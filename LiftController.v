==> flow/design.v <==
`timescale 1ns / 1ps
module LiftController(DirectionUp, DirectionDown, Floors,NextFloor,NextStopDirection, s_clk, reset);
    input [3:0] DirectionUp;  
    input [3:0] DirectionDown;  
    input [4:0]Floors;  
    input reset; 
     input s_clk;
    output reg [1:0] NextStopDirection = 2'b00;  
    output reg[2:0]NextFloor;  
    parameter S0_idle=5'b00000;
    parameter S1_idle=5'b00001;
    parameter S2_idle=5'b00010;
    parameter S3_idle=5'b00011;
    parameter S4_idle=5'b00100;
    parameter S1_up=5'b00110;
    parameter S2_up=5'b00111;
    parameter S3_up=5'b01000;
    parameter S1_down=5'b01001;
    parameter S2_down=5'b01010;
    parameter S3_down=5'b01011;
    parameter M01=5'b01101;
    parameter M12=5'b01110;
    parameter M23=5'b01111;
    parameter M34=5'b10000;
    parameter M43=5'b10001;
    parameter M32=5'b10010;
    parameter M21=5'b10011;
    parameter M10=5'b10100;
    reg[4:0] cstate;
    reg[2:0] i = 0;
    reg [3:0] up = 4'b0000;    
    reg [3:0] down = 4'b0000;  
    reg [4:0] f = 5'b00000;
    reg [2:0] temp = 3'b111;
    reg [2:0] cfloor;
    always @(posedge s_clk) begin
        if(cstate == S0_idle)begin
            cfloor = 0;
            up[0]=0;
            f[0]=0;
        end
        else if(cstate == S1_down ||cstate == S1_up ||cstate == S1_idle)begin
            cfloor = 1;
            up[1]=0;
            down[0]=0;
            f[1]=0;
        end
        else if(cstate == S2_down ||cstate == S2_up ||cstate == S2_idle)begin
            cfloor = 2;
            up[2]=0;
            down[1]=0;
            f[2]=0;
        end
        else if(cstate == S3_down ||cstate == S3_up ||cstate == S3_idle)begin
            cfloor = 3;
            up[3]=0;
            down[2]=0;
            f[3]=0;
        end
        else if(cstate == S4_idle)begin
            cfloor = 4;
            down[3]=0;
            f[4]=0;
        end
        up = DirectionUp|up;
        down = DirectionDown|down;
        f = Floors|f;
        if (reset) begin
            up = 0;
            down = 0;
            f = 0; 
            cstate = S0_idle; 
            NextFloor = 0;
            NextStopDirection = 0;
        end
        else begin
            case (cstate)
                S0_idle:begin
                    i = 0;
                    temp = 3'b111;
                    if((~(|up)&&~(|down)&&~(|f))||(up[0]||f[0])) begin
                        cstate = cstate;
                        NextStopDirection = 2'b00;
                        NextFloor = 0;
                    end
                    else begin
                        cstate = M01;
                        NextStopDirection = 2'b10;
                        if(f[1]) NextFloor = 1;
                        else if(f[2]) NextFloor = 2;
                        else if(f[3]) NextFloor = 3;
                        else if(f[4]) NextFloor = 4;
                        else if(~(|f)) begin
                            if(up[1]) NextFloor = 1;
                            else if(down[0]) NextFloor = 1;
                            else if(up[2]) NextFloor = 2;
                            else if(down[1]) NextFloor = 2;
                            else if(up[3]) NextFloor = 3;
                            else if(down[2]) NextFloor = 3;
                            else if(down[3]) NextFloor = 4;
                        end
                    end
                end
                S1_idle:begin
                    i = 0;
                    temp = 3'b111;
                    if((~(|up)&&~(|down)&&~(|f))||(up[1]||f[1]||down[0])) begin
                        cstate = cstate;
                        NextStopDirection = 2'b00;
                        NextFloor = 1;
                    end
                    else if(f[0]) begin
                        cstate = M10;
                        NextStopDirection = 1;
                        NextFloor = 0;
                    end
                    else if(f[2]) begin
                        cstate = M12;
                        NextStopDirection = 2;
                        NextFloor = 2;
                    end
                    else if(f[3]) begin
                        cstate = M12;
                        NextStopDirection = 2;
                        NextFloor = 3;
                    end
                    else if(f[4]) begin
                        cstate = M12;
                        NextStopDirection = 2;
                        NextFloor = 4;
                    end
                    else if(up[0])begin
                        cstate = M10;
                        NextStopDirection = 1;
                        NextFloor = 0;
                    end
                    else if(up[2] || down[1])begin
                        cstate = M12;
                        NextStopDirection = 2;
                        NextFloor = 2;
                    end
                    else if(up[3] || down[2])begin
                        cstate = M12;
                        NextStopDirection = 2;
                        NextFloor = 3;
                    end
                    else if(down[3])begin
                        cstate = M12;
                        NextStopDirection = 2;
                        NextFloor = 4;
                    end
                end
                S2_idle:begin
                    i = 0;
                    temp = 3'b111;
                    if((~(|up)&&~(|down)&&~(|f))||(up[2]||f[2]||down[1])) begin
                        cstate = cstate;
                        NextStopDirection = 2'b00;
                        NextFloor = 2;
                    end
                    else if(f[0]) begin
                        cstate = M21;
                        NextStopDirection = 1;
                        NextFloor = 0;
                    end
                    else if(f[1]) begin
                        cstate = M21;
                        NextStopDirection = 1;
                        NextFloor = 1;
                    end
                    else if(f[3]) begin
                        cstate = M23;
                        NextStopDirection = 2;
                        NextFloor = 3;
                    end
                    else if(f[4]) begin
                        cstate = M23;
                        NextStopDirection = 2;
                        NextFloor = 4;
                    end
                    else if(up[0])begin
                        cstate = M21;
                        NextStopDirection = 1;
                        NextFloor = 0;
                    end
                    else if(up[1] || down[0])begin
                        cstate = M21;
                        NextStopDirection = 1;
                        NextFloor = 1;
                    end
                    else if(up[3] || down[2])begin
                        cstate = M23;
                        NextStopDirection = 2;
                        NextFloor = 3;
                    end
                    else if(down[3])begin
                        cstate = M23;
                        NextStopDirection = 2;
                        NextFloor = 4;
                    end
                end
                S3_idle:begin
                    i = 0;
                    temp = 3'b111;
                    if((~(|up)&&~(|down)&&~(|f))||(up[3]||f[3]||down[2])) begin
                        cstate = cstate;
                        NextStopDirection = 2'b00;
                        NextFloor = 3;
                    end
                    else if(f[4]) begin
                        cstate = M34;
                        NextStopDirection = 2;
                        NextFloor = 4;
                    end
                    else if(f[2]) begin
                        cstate = M32;
                        NextStopDirection = 1;
                        NextFloor = 2;
                    end
                    else if(f[1]) begin
                        cstate = M32;
                        NextStopDirection = 1;
                        NextFloor = 1;
                    end
                    else if(f[0]) begin
                        cstate = M32;
                        NextStopDirection = 1;
                        NextFloor = 0;
                    end
                    else if(down[3])begin
                        cstate = M34;
                        NextStopDirection = 2;
                        NextFloor = 4;
                    end
                    else if(up[2] || down[1])begin
                        cstate = M32;
                        NextStopDirection = 1;
                        NextFloor = 2;
                    end
                    else if(up[1] || down[0])begin
                        cstate = M32;
                        NextStopDirection = 1;
                        NextFloor = 1;
                    end
                    else if(up[0])begin
                        cstate = M32;
                        NextStopDirection = 1;
                        NextFloor = 0;
                    end
                end
                S4_idle:begin
                    i = 0;
                    temp = 3'b111;
                    if((~(|up)&&~(|down)&&~(|f))||(f[4]||down[3])) begin
                        cstate = cstate;
                        NextStopDirection = 2'b00;
                        NextFloor = 4;
                    end
                    else if(f[3]) begin
                        cstate = M43;
                        NextStopDirection = 1;
                        NextFloor = 3;
                    end
                    else if(f[2]) begin
                        cstate = M43;
                        NextStopDirection = 1;
                        NextFloor = 2;
                    end
                    else if(f[1]) begin
                        cstate = M43;
                        NextStopDirection = 1;
                        NextFloor = 1;
                    end
                    else if(f[0]) begin
                        cstate = M43;
                        NextStopDirection = 1;
                        NextFloor = 0;
                    end
                    else if(up[3] || down[2])begin
                        cstate = M43;
                        NextStopDirection = 1;
                        NextFloor = 3;
                    end
                    else if(up[2] || down[1])begin
                        cstate = M43;
                        NextStopDirection = 1;
                        NextFloor = 2;
                    end
                    else if(up[1] || down[0])begin
                        cstate = M43;
                        NextStopDirection = 1;
                        NextFloor = 1;
                    end
                    else if(up[0])begin
                        cstate = M43;
                        NextStopDirection = 1;
                        NextFloor = 0;
                    end
                end
                S1_up: begin
                    i = 0;
                    if(f[1]||up[1]||down[0]) begin
                        cstate = S1_up;
                        NextStopDirection = 2'b00;
                    end
                    else begin
                        cstate = M12;
                        NextFloor = temp;
                        temp = 7;
                        NextStopDirection = 2'b10;
                    end
                end
                S1_down: begin
                    i = 0;
                    if(f[1]||up[1]||down[0])begin
                        cstate = S1_down;
                        NextStopDirection = 2'b00;
                    end
                    else begin
                        cstate = M10;
                        NextFloor = temp;
                        temp = 7;
                        NextStopDirection = 2'b01;
                    end
                end 
                S2_up: begin
                    i = 0;
                    if(f[2]||up[2]||down[1]) begin
                        cstate = S2_up;
                        NextStopDirection = 2'b00;
                    end
                    else begin
                        cstate = M23;
                        NextFloor = temp;
                        temp = 7;
                        NextStopDirection = 2'b10;
                    end
                end
                S2_down: begin
                    i = 0;
                    if(f[2]||up[2]||down[1]) begin
                        cstate = S2_down;
                        NextStopDirection = 2'b00;
                    end
                    else begin
                        cstate = M21;
                        NextFloor = temp;
                        temp = 7;
                        NextStopDirection = 2'b01;
                    end
                end
                S3_up: begin
                    i = 0;
                    if(f[3]||up[3]||down[2]) begin
                        cstate = S3_up;
                        NextStopDirection = 2'b00;
                    end
                    else begin
                        cstate = M34;
                        NextFloor = temp;
                        temp = 7;
                        NextStopDirection = 2'b10;
                    end
                end
                S3_down: begin
                    i=0;
                    if(f[3]||up[3]||down[2]) begin
                        cstate = S3_down;
                        NextStopDirection = 2'b00;
                    end
                    else begin
                        cstate = M32;
                        NextFloor = temp;
                        temp = 7;
                        NextStopDirection = 2'b01;
                    end
                end
                M01: begin
                    i = i + 1;
                    cfloor = 0;
                    if(i < 4) begin
                        cstate = M01;
                        NextStopDirection = 2'b10;
                        if((NextFloor==2||NextFloor==3||NextFloor==4) && (up[1]||f[1]))
                            begin
                                temp = NextFloor;
                                NextFloor = 1;
                            end
                    end
                    else begin
                        if(NextFloor==1 && temp!=7)
                            cstate = S1_up;
                        else if(NextFloor==1 && temp==7)
                            cstate = S1_idle;
                        else
                            begin
                                i=0;
                                cstate = M12;
                                NextStopDirection = 2'b10;
                            end
                    end
                end  
                M12: begin
                    i = i + 1;
                    cfloor = 1;
                    if(i < 4) begin
                        cstate = M12;
                        NextStopDirection = 2'b10;
                        if((NextFloor==3||NextFloor==4) && (up[2]||f[2]))
                            begin
                                temp = NextFloor;
                                NextFloor = 2;
                            end
                    end
                    else begin
                        if(NextFloor==2 && temp!=7)
                            cstate = S2_up;
                        else if(NextFloor==2 && temp==7)
                            cstate = S2_idle;
                        else
                            begin
                                i=0;
                                cstate = M23;
                                NextStopDirection = 2'b10;
                            end
                    end
                end
                M23: begin
                    i = i + 1;
                    cfloor = 2;
                    if(i < 4) begin
                        cstate = M23;
                        NextStopDirection = 2'b10;
                        if((NextFloor==4) && (up[3]||f[3]))
                            begin
                                temp = NextFloor;
                                NextFloor = 3;
                            end
                    end
                    else begin
                        if(NextFloor==3 && temp!=7)
                            cstate = S3_up;
                        else if(NextFloor==3 && temp==7)
                            cstate = S3_idle;
                        else
                            begin
                                i=0;
                                cstate = M34;
                                NextStopDirection = 2'b10;
                            end
                    end
                end
                M34: begin
                    i = i + 1;
                    cfloor = 3;
                    if(i < 4) begin
                        cstate = M34;
                        NextStopDirection = 2'b10;
                    end
                    else begin
                        i=0;
                        cstate = S4_idle;
                        NextStopDirection = 2'b00;
                    end
                end   
                M43:begin
                    i = i + 1;
                    cfloor = 4;
                    if(i < 4) begin
                        cstate = M43;
                        NextStopDirection = 2'b01;
                        if((NextFloor==2||NextFloor==1||NextFloor==0) && (down[2]||f[3]))
                            begin
                                temp = NextFloor;
                                NextFloor = 3;
                            end
                    end
                    else begin
                        if(NextFloor==3 && temp!=7)
                            cstate = S3_down;
                        else if(NextFloor==3 && temp==7)
                            cstate = S3_idle;
                        else begin
                            i=0;
                            cstate = M32;
                            NextStopDirection = 2'b01;
                        end
                    end
                end
                M32:begin
                    i = i + 1;
                    cfloor = 3;
                    if(i < 4) begin
                        cstate = M32;
                        NextStopDirection = 2'b01;
                        if((NextFloor==1||NextFloor==0) && (down[1]||f[2]))
                            begin
                                temp = NextFloor;
                                NextFloor = 2;
                            end
                    end
                    else begin
                        if(NextFloor==2 && temp!=7)
                            cstate = S2_down;
                        else if(NextFloor==2 && temp==7)
                            cstate = S2_idle;
                        else begin
                            i=0;
                            cstate = M21;
                            NextStopDirection = 2'b01;
                        end
                    end
                end
                M21:begin
                    i = i + 1;
                    cfloor = 2;
                    if(i < 4) begin
                        cstate = M21;
                        NextStopDirection = 2'b01;
                        if((NextFloor==0) && (down[0]||f[1]))
                            begin
                                temp = NextFloor;
                                NextFloor = 1;
                            end
                    end
                    else begin
                        if(NextFloor==1 && temp!=7)
                            cstate = S1_down;
                        else if(NextFloor==1 && temp==7)
                            cstate = S1_idle;
                        else begin
                            i=0;
                            cstate = M10;
                            NextStopDirection = 2'b01;
                        end
                    end
                end
                M10:begin
                    i = i + 1;
                    cfloor = 1;
                    if(i < 4) begin
                        cstate = M10;
                        NextStopDirection = 2'b01;
                    end
                    else begin
                        cstate = S0_idle;
                    end
                end   
            endcase
        end
    end
endmodule
module seg7decimal(input [2:0] x,output reg [6:0] a_to_g);
	always @(*)
        case(x)
            0:a_to_g = 7'b0000001; 
            1:a_to_g = 7'b1001111; 
            2:a_to_g = 7'b0010010; 
            3:a_to_g = 7'b0000110; 
            4:a_to_g = 7'b1001100; 
            default: a_to_g = 7'b0000000;  
        endcase
endmodule
# Reports on LiftController

What the tools print for LiftController, step after step.
Line numbers count from 1 in the design file above.
Operators carry their Yosys type and port widths (W data, S select, Z words).
A cell with n/a has no value.

Top: LiftController
Clock input: s_clk
Standard-cell library: sky130hd
Library corner: tt_025C_1v80

# Elaborated design

Counts by Yosys on the flattened word-level netlist (proc, flatten, opt, wreduce; memories kept). Register bits leave out memories and registers merged into their read ports (data or address). Print and check cells are left out. Cells with the same type and inputs are merged into one.

Register bits after elaboration: 29
Input port bits: 15

$add $sub $neg: 1
Order comparisons: 1
Equality and inequality tests: 62
Multiplexer cells: 233
Bitwise gates (word level): 7
Reduce/logical cells: 67

Operators by type and width:

| cell                 | count |
| $mux W5              | 55 |
| $mux W3              | 86 |
| $mux W2              | 58 |
| $pmux W5 S19         | 1 |
| $ne A2 B2 Y1 const B | 21 |
| $pmux W3 S14         | 1 |
| $mux W4              | 10 |
| $ne A3 B3 Y1 const B | 13 |
| $pmux W2 S19         | 1 |
| $ne A9 B1 Y1 const B | 4 |
| $eq A5 B4 Y1 const B | 7 |
| $reduce_and A17 Y1   | 2 |
| $logic_or A1 B1 Y1   | 31 |
| $pmux W3 S10         | 1 |
| $eq A5 B5 Y1 const B | 5 |
| $reduce_bool A19 Y1  | 1 |
| $mux W1              | 19 |
| $pmux W3 S6          | 1 |
| $eq A5 B3 Y1 const B | 3 |
| $logic_and A1 B1 Y1  | 14 |
| $reduce_and A14 Y1   | 1 |
| $reduce_bool A14 Y1  | 1 |
| $reduce_or A2 Y1     | 6 |
| $reduce_or A11 Y1    | 1 |
| $reduce_and A10 Y1   | 1 |
| $reduce_bool A10 Y1  | 1 |
| $eq A5 B2 Y1 const B | 2 |
| $reduce_or A5 Y1     | 2 |

Other operator kinds: 15; their cells: 22.

# Longest topological paths

Longest topological path by Yosys (ltp), each cell counted once; first at word level (registers and memories cut), then after technology mapping (sequential cells cut; the memories' decode and read muxes count).

Depth in word-level cells: 22
ABC_AREA: 0
Gate-level depth with buffers: 10
Depth with buffers taken out: 8

# Mapped cells and area

Yosys stat after the flow's synthesis: flattened, memories mapped to cells. It holds for the ABC_AREA given above (unset counts as 0); a run with the other value may have another netlist.
The area totals of this step are shown rounded.

Cells by type:

| type                       | count | total area (sq um) |
| sky130_fd_sc_hd__dfxtp_1   | 37    | 740.71 |
| sky130_fd_sc_hd__nor2_1    | 57    | 213.955 |
| sky130_fd_sc_hd__edfxtp_1  | 6     | 180.173 |
| sky130_fd_sc_hd__a21oi_1   | 26    | 130.125 |
| sky130_fd_sc_hd__nand2_1   | 27    | 101.347 |
| sky130_fd_sc_hd__nand3_1   | 20    | 100.096 |
| sky130_fd_sc_hd__buf_6     | 7     | 78.826 |
| sky130_fd_sc_hd__o21ai_0   | 14    | 70.067 |
| sky130_fd_sc_hd__a2111oi_2 | 4     | 60.058 |
| sky130_fd_sc_hd__a21o_1    | 8     | 60.058 |
| sky130_fd_sc_hd__a31oi_1   | 9     | 56.304 |
| sky130_fd_sc_hd__a2111oi_4 | 2     | 55.053 |
| sky130_fd_sc_hd__a22o_1    | 6     | 52.55 |
| sky130_fd_sc_hd__a22oi_1   | 7     | 52.55 |
| sky130_fd_sc_hd__o31ai_1   | 7     | 52.55 |
| sky130_fd_sc_hd__nor4_1    | 8     | 50.048 |
| sky130_fd_sc_hd__inv_1     | 12    | 45.043 |
| sky130_fd_sc_hd__nor4_4    | 2     | 42.541 |

Not listed: further types 66, cells in them 131.

Mapped cells: 390
Cell area after synthesis: 3,252 sq um
Sequential part of the area: 920.9 sq um
Mapped flip-flops: 43
Buffer cells: 18

# Worst setup path after synthesis

OpenSTA on the mapped netlist: ideal clock, no wires. The path of least setup slack (recovery checks aside). Input and output delay are each 20% of the period. Register names are those of the netlist, which keeps one name where synthesis merged equal registers.

Path type: input to register
Start: input DirectionDown[3]
End: register NextStopDirection[1]
Period: 2.48 ns
Setup time: 0.136 ns
Launch time at the first pin: 0.496 ns
Arrival: 2.361 ns
Data required time: 2.344 ns
Setup slack: -0.017 ns
Path delay: 2.001 ns
Stages on the path: 7
Synthesis period reached: 2.497 ns

"path delay" is the arrival time less input delay plus setup time.
"stages on the path": output pins that drive a net of the path, with the launching flip-flop's if there is one; two outputs of one cell count as two.
"synthesis period reached" = period - worst setup slack (recovery checks aside). The figure is calculated, with input and output delays left at 20% of the set period.
Between the ends stands the longest chain of elaborated cells between them, by number of cells; it is not shown to be the way that was timed. Of several equally long chains one is given.
Each line given opens the expression or statement behind the cell; cells for indexed reads and writes are added by Yosys, which also makes memories of some case tables.
A register here has more assigning lines than the two given.

Path through: sky130_fd_sc_hd__or4b_4 sky130_fd_sc_hd__o41a_4 sky130_fd_sc_hd__or3_4 sky130_fd_sc_hd__o31ai_4 sky130_fd_sc_hd__a2111oi_2 sky130_fd_sc_hd__nor4b_2 sky130_fd_sc_hd__a2111oi_2
Length of the longest elaborated chain: 11
Elaborated cells between the ends (all ways): 36
Those cells by class: mux (25); logic (2); reduce/logical (9)

RTL lines, path post-synthesis:

| element            | RTL line | source |
| start: declaration | 4        | `input [3:0] DirectionDown;` |
| $or A4 B4 Y4       | 66       | `down = DirectionDown\|down;` |
| $mux W2            | 196      | `else if(down[3])begin` |
| $mux W2            | 191      | `else if(up[3] \|\| down[2])begin` |
| $mux W2            | 186      | `else if(up[1] \|\| down[0])begin` |
| $mux W2            | 181      | `else if(up[0])begin` |
| $mux W2            | 176      | `else if(f[4]) begin` |
| $mux W2            | 171      | `else if(f[3]) begin` |
| $mux W2            | 166      | `else if(f[1]) begin` |
| $mux W2            | 161      | `else if(f[0]) begin` |
| $mux W2            | 156      | `if((~(\|up)&&~(\|down)&&~(\|f))\|\|(up[2]\|\|f[2]\|\|down[1])) begin` |
| $pmux W2 S19       | 77       | `case (cstate)` |
| end: assignment    | 74       | `NextStopDirection = 0;` |
| end: assignment    | 83       | `NextStopDirection = 2'b00;` |
| end: declaration   | 8        | `output reg [1:0] NextStopDirection = 2'b00;` |

# Path in the finished layout

From the final timing report of record 1: the path of least setup slack in the routed layout; clock arrival at registers is part of the times.

Path type: register to register
Start: register cstate
End: register NextFloor[1]
Period: 3.36 ns
Setup time: 0.10 ns
Launch time at the first pin: 0.30 ns
Arrival: 3.22 ns
Data required time: 3.57 ns
Setup slack: 0.35 ns
Stages on the path: 9

Where an end lacks its bit number, it is one bit of the signal, or one of the new flip-flops if synthesis recoded a state register.
Between the ends stands the longest chain of elaborated cells between them, by number of cells; it is not shown to be the way that was timed. Of several equally long chains one is given.
A register here has more assigning lines than the two given.

Path through: sky130_fd_sc_hd__dfxtp_1 sky130_fd_sc_hd__nor4_1 sky130_fd_sc_hd__nand4_1 sky130_fd_sc_hd__a211oi_2 sky130_fd_sc_hd__and4_4 sky130_fd_sc_hd__buf_12 sky130_fd_sc_hd__a221o_1 sky130_fd_sc_hd__nand3_1 sky130_fd_sc_hd__o31a_1
Length of the longest elaborated chain: 22
Elaborated cells between the ends (all ways): 163
Those cells by class: eq/ne (32); mux (83); logic (6); reduce/logical (42)

RTL lines, path after layout:

| element               | RTL line | source |
| start: declaration    | 29       | `reg[4:0] cstate;` |
| start: assignment     | 72       | `cstate = S0_idle;` |
| start: assignment     | 82       | `cstate = cstate;` |
| $eq A5 B4 Y1          | 54       | `else if(cstate == S3_down \|\|cstate == S3_up \|\|cstate == S3_idle)begin` |
| $logic_or A1 B1 Y1 x2 | 54       |  |
| $mux W1               | 54       |  |
| $mux W2               | 48       | `else if(cstate == S2_down \|\|cstate == S2_up \|\|cstate == S2_idle)begin` |
| $mux W3               | 42       | `else if(cstate == S1_down \|\|cstate == S1_up \|\|cstate == S1_idle)begin` |
| $mux W4               | 37       | `if(cstate == S0_idle)begin` |
| $or A4 B4 Y4          | 66       | `down = DirectionDown\|down;` |
| [7 not listed]        | n/a      |  |
| $mux W3               | 93       | `else if(~(\|f)) begin` |
| $mux W3               | 92       | `else if(f[4]) NextFloor = 4;` |
| $mux W3               | 91       | `else if(f[3]) NextFloor = 3;` |
| $mux W3               | 90       | `else if(f[2]) NextFloor = 2;` |
| $mux W3               | 89       | `if(f[1]) NextFloor = 1;` |
| $mux W3               | 81       | `if((~(\|up)&&~(\|down)&&~(\|f))\|\|(up[0]\|\|f[0])) begin` |
| $pmux W3 S14          | 77       | `case (cstate)` |
| end: assignment       | 308      | `NextFloor = temp;` |
| end: assignment       | 321      | `NextFloor = temp;` |
| end: declaration      | 9        | `output reg[2:0]NextFloor;` |

Top module LiftController; platform sky130hd; tools Yosys and OpenROAD; 2 stored runs in no particular order. Input and output delays are each 20% of the period that was set; the output load is 0.01 pF.
"period reached" means the clock period less the worst setup slack. The figure is calculated, with input and output delays left at 20% of the set period.
"time used up by the worst setup path" means the part of the period allowed to the worst setup path (the constraints hold back 20% at inputs and 20% at outputs) less its slack; where the path has registers, the arrival times of their clocks count too.
"total power after layout" is the tool's figure for a default switching activity; nothing was simulated.
The measured numbers are rounded.
Among the settings, . means not set for that run.

| name                                      | record 1             | record 2          |
| period_ns                                 | 3.36                 | 3.62              |
| CAP_MARGIN                                | 20                   | 20                |
| CORE_MARGIN                               | 2                    | 9                 |
| CORE_UTILIZATION                          | 40                   | 70                |
| SLEW_MARGIN                               | 20                   | 20                |
| SETUP_SLACK_MARGIN                        | .                    | 0.17              |
| PLACE_DENSITY                             | .                    | 0.74              |
| ABC_AREA                                  | .                    | 1                 |
| CTS_CLUSTER_SIZE                          | .                    | 35                |
| CTS_CLUSTER_DIAMETER                      | .                    | 350               |
| final utilization (%)                     | 48.9                 | 79.5              |
| area inside the die boundary (sq um)      | 8,867                | 7,795             |
| total negative slack (ns)                 | 0.000                | 0.000             |
| final worst hold slack (ns)               | 0.545                | 0.500             |
| total power after layout (µW)             | 1,297                | 1,177             |
| standard-cell area after routing (sq um)  | 3,816                | 3,779             |
| period reached (ns)                       | 3.015                | 2.644             |
| setup slack of the worst path (ns)        | 0.345                | 0.976             |
| time used up by the worst setup path (ns) | 3.01                 | 1.92              |
| worst path kind                           | register to register | input to register |
| mapped cell area after synthesis (sq um)  | 3,252                | 3,458             |
